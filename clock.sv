==> flow/design.v <==
module clkDiv(input clock, output reg newClock);
	reg [18:0] counter = 0;
	parameter SPEED = 100;
	localparam divNum = 50000000 / SPEED;
	always@(posedge clock) begin
		counter <= counter + 1;
		if (counter >= divNum)
			counter <= 0;
	end
	always_comb begin
		if(counter >= divNum / 2)
			newClock = 1;
		else 
			newClock = 0;
		end
endmodule
Reports on clkDiv --
What the tools print for clkDiv, step after step. Lines are those of the file above, counted from 1. Not given: -
Inputs: design top clkDiv, clock clock, library sky130hd, timing corner tt_025C_1v80

Elaborated design --
Yosys after proc, flatten, opt, wreduce and memory -nomap, before mapping. Enables and synchronous resets that opt folds into registers are not counted as muxes. Memory bits, and registers merged into a memory's read port (data or address), are not among the register bits. Print and check cells are not counted. Equal cells are merged and count once.
Operators by class: add/sub/neg operators 1, magnitude comparators 2, mux-type cells 1
Operator list (count):
- 19-bit by 1-bit adder with 19-bit output with constant B | 1
- 19-bit by 18-bit greater-or-equal comparator with 1-bit output with constant B | 1
- 19-bit greater-or-equal comparator with constant B | 1
- 1-bit two-way mux | 1
Storage and ports: flip-flop bits (word level) 19, input bits 1, output and inout port bits 1, cells after elaboration 5

Longest topological paths --
Depth = most cells in a row (Yosys ltp): at word level without a register or memory, in the mapped netlist without a sequential cell, where the memories' decode and read muxes count.
Depth: depth in word-level cells 2, ABC_AREA 0, mapped depth 5, gate-level depth less buffers 5

Netlist --
Yosys stat after the flow's synthesis: flattened, memories mapped to cells. It holds for the ABC_AREA given above (unset counts as 0); a run with the other value may have another netlist.
Cell types:
- sky130_fd_sc_hd__dfxtp_1 | count 19, area in all 380.365 sq um
- sky130_fd_sc_hd__xnor2_1 | count 13, area in all 113.859 sq um
- sky130_fd_sc_hd__nor2_1 | count 20, area in all 75.072 sq um
- sky130_fd_sc_hd__nor4_1 | count 5, area in all 31.28 sq um
- sky130_fd_sc_hd__ha_1 | count 2, area in all 25.024 sq um
- sky130_fd_sc_hd__nand3_1 | count 5, area in all 25.024 sq um
- sky130_fd_sc_hd__inv_1 | count 6, area in all 22.522 sq um
- sky130_fd_sc_hd__nand4_4 | count 1, area in all 21.27 sq um
- sky130_fd_sc_hd__a21oi_1 | count 4, area in all 20.019 sq um
- sky130_fd_sc_hd__nor3_1 | count 4, area in all 20.019 sq um
- sky130_fd_sc_hd__nand2_1 | count 5, area in all 18.768 sq um
- sky130_fd_sc_hd__nand4_1 | count 3, area in all 18.768 sq um
- sky130_fd_sc_hd__nand3_4 | count 1, area in all 17.517 sq um
- sky130_fd_sc_hd__o41ai_1 | count 2, area in all 17.517 sq um
- sky130_fd_sc_hd__o31ai_1 | count 2, area in all 15.014 sq um
- sky130_fd_sc_hd__or3_4 | count 1, area in all 11.261 sq um
- sky130_fd_sc_hd__buf_2 | count 2, area in all 10.01 sq um
- sky130_fd_sc_hd__or4b_1 | count 1, area in all 10.01 sq um
Other cell types: 9; their cells: 9.
Mapped netlist: cells in the netlist 105, synthesis area 0.0009146 sq mm, sequential part of the area 0.0003804 sq mm, flip-flop cells 19, buffers 2

Path before layout --
OpenSTA on the mapped netlist: ideal clock, no wires. The path of least setup slack (recovery checks aside). Input and output delay are each 20% of the period. Register names are those of the netlist, which keeps one name where synthesis merged equal registers.
Timing path post-synthesis: kind register to register, start reg counter[0], end reg counter[16], period 1790 ps, library setup time 72 ps, launch time at the first pin 0 ps, arrival time 1589 ps, required time 1718 ps, path slack 128 ps, delay of the path 1661 ps, stages on the path 6, path buffers 0, period reached after synthesis 1662 ps
"delay of the path" is the arrival time less input delay plus setup time. "stages on the path" counts driving pins, that of a launching flip-flop among them; a cell with two outputs on the path counts twice. "period reached after synthesis" = period - worst setup slack (recovery checks aside). The figure is calculated, with input and output delays left at 20% of the set period. Between the ends stands the longest chain of elaborated cells between them, by number of cells; it is not shown to be the way that was timed. Of several equally long chains one is given. Each line given opens the expression or statement behind the cell; cells for indexed reads and writes are added by Yosys, which also makes memories of some case tables.
On the way, post-synthesis: cells stage by stage sky130_fd_sc_hd__dfxtp_1 -> sky130_fd_sc_hd__ha_1 -> sky130_fd_sc_hd__nand3_1 -> sky130_fd_sc_hd__or2_2 -> sky130_fd_sc_hd__or3_2 -> sky130_fd_sc_hd__a21oi_1, length of the longest elaborated chain 1, elaborated cells on any way between the ends 2, source lines of those cells 2, classes of those cells add/sub: 1; compare: 1
RTL lines, path post-synthesis:
- from (decl) | line 2 | reg [18:0] counter = 0;
- from (assign) | line 6 | counter <= counter + 1;
- from (assign) | line 8 | counter <= 0;
- 19-bit by 1-bit adder with 19-bit output | line 6
- to (assign) | line 6
- to (assign) | line 8
- to (decl) | line 2

Path in the finished layout --
From the final timing report of stored run 1: the path of least setup slack in the routed layout; clock arrival at registers is part of the times. The path's times are printed in steps of 10 ps; the period is the one set.
Timing path after layout: kind register to register, start reg counter[13], end reg counter[17], period 1670 ps, library setup time 60 ps, launch time at the first pin 260 ps, arrival time 1840 ps, required time 1860 ps, path slack 20 ps, stages on the path 6, path buffers 1
Between the ends stands the longest chain of elaborated cells between them, by number of cells; it is not shown to be the way that was timed. Of several equally long chains one is given.
On the way, after layout: cells stage by stage sky130_fd_sc_hd__dfxtp_4 -> sky130_fd_sc_hd__buf_6 -> sky130_fd_sc_hd__nand3_2 -> sky130_fd_sc_hd__or3_4 -> sky130_fd_sc_hd__or4b_4 -> sky130_fd_sc_hd__a21oi_1, length of the longest elaborated chain 1, elaborated cells on any way between the ends 2, source lines of those cells 2, classes of those cells add/sub: 1; compare: 1
RTL lines, path after layout:
- from (decl) | line 2 | reg [18:0] counter = 0;
- from (assign) | line 6 | counter <= counter + 1;
- from (assign) | line 8 | counter <= 0;
- 19-bit by 1-bit adder with 19-bit output | line 6
- to (assign) | line 6
- to (assign) | line 8
- to (decl) | line 2

Appendix: measured runs

2 stored runs of clkDiv in the flow (synthesis by Yosys, layout by OpenROAD, sky130hd cells), in arbitrary order. Constraints: input delay and output delay 20% of the set period each, output load 0.01 pF.
"period achieved": clock period set for the run, less the worst setup slack. It is reckoned from that one timing run; input and output delays stay at 20% of the period that was set.
"allowed time less slack (worst setup path)" is the time allowed to the run's worst setup path (the clock period less input and output delay, where it has them) less its slack. Clock arrival times count: a late capture clock shortens it, a late launch clock lengthens it.
"overall power": no workload was simulated; the value follows from the tool's default switching activity.
"allowed time less slack (worst setup path)" is known to 10 ps.

* Stored run 1 | settings: period_ns 1.67; CORE_UTILIZATION 39; PLACE_DENSITY_LB_ADDON 0.01; CORE_ASPECT_RATIO 0.55; CORE_MARGIN 4; CELL_PAD_IN_SITES_GLOBAL_PLACEMENT 0; TNS_END_PERCENT 50; ABC_AREA 0; GPL_TIMING_DRIVEN 0; SLEW_MARGIN 5; CAP_MARGIN 20 | results: netlist area reported by Yosys 0.0009146 sq mm; overall die area 0.003219 sq mm; standard-cell area after layout 0.0011599 sq mm; utilization of the finished layout 54.8 %; setup slack of the worst path 25 ps; total negative slack 0 ps; worst hold slack in the final report 489 ps; overall power 768.7 uW; period achieved 1645 ps; allowed time less slack (worst setup path) 1650 ps; class of the worst setup path register to register
* Stored run 2 | settings: period_ns 1.09; CORE_UTILIZATION 42; SETUP_SLACK_MARGIN 0.22; PLACE_DENSITY_LB_ADDON 0.12; CORE_ASPECT_RATIO 0.91; CORE_MARGIN 5; TNS_END_PERCENT 65; ABC_AREA 0; GPL_TIMING_DRIVEN 1; CTS_CLUSTER_DIAMETER 77; SLEW_MARGIN 30; MIN_ROUTING_LAYER met1; CAP_MARGIN 20 | results: netlist area reported by Yosys 0.0009146 sq mm; overall die area 0.003212 sq mm; standard-cell area after layout 0.0015552 sq mm; utilization of the finished layout 73.3 %; setup slack of the worst path -522 ps; total negative slack -7870 ps; worst hold slack in the final report 523 ps; overall power 1059 uW; period achieved 1612 ps; allowed time less slack (worst setup path) 1610 ps; class of the worst setup path register to register
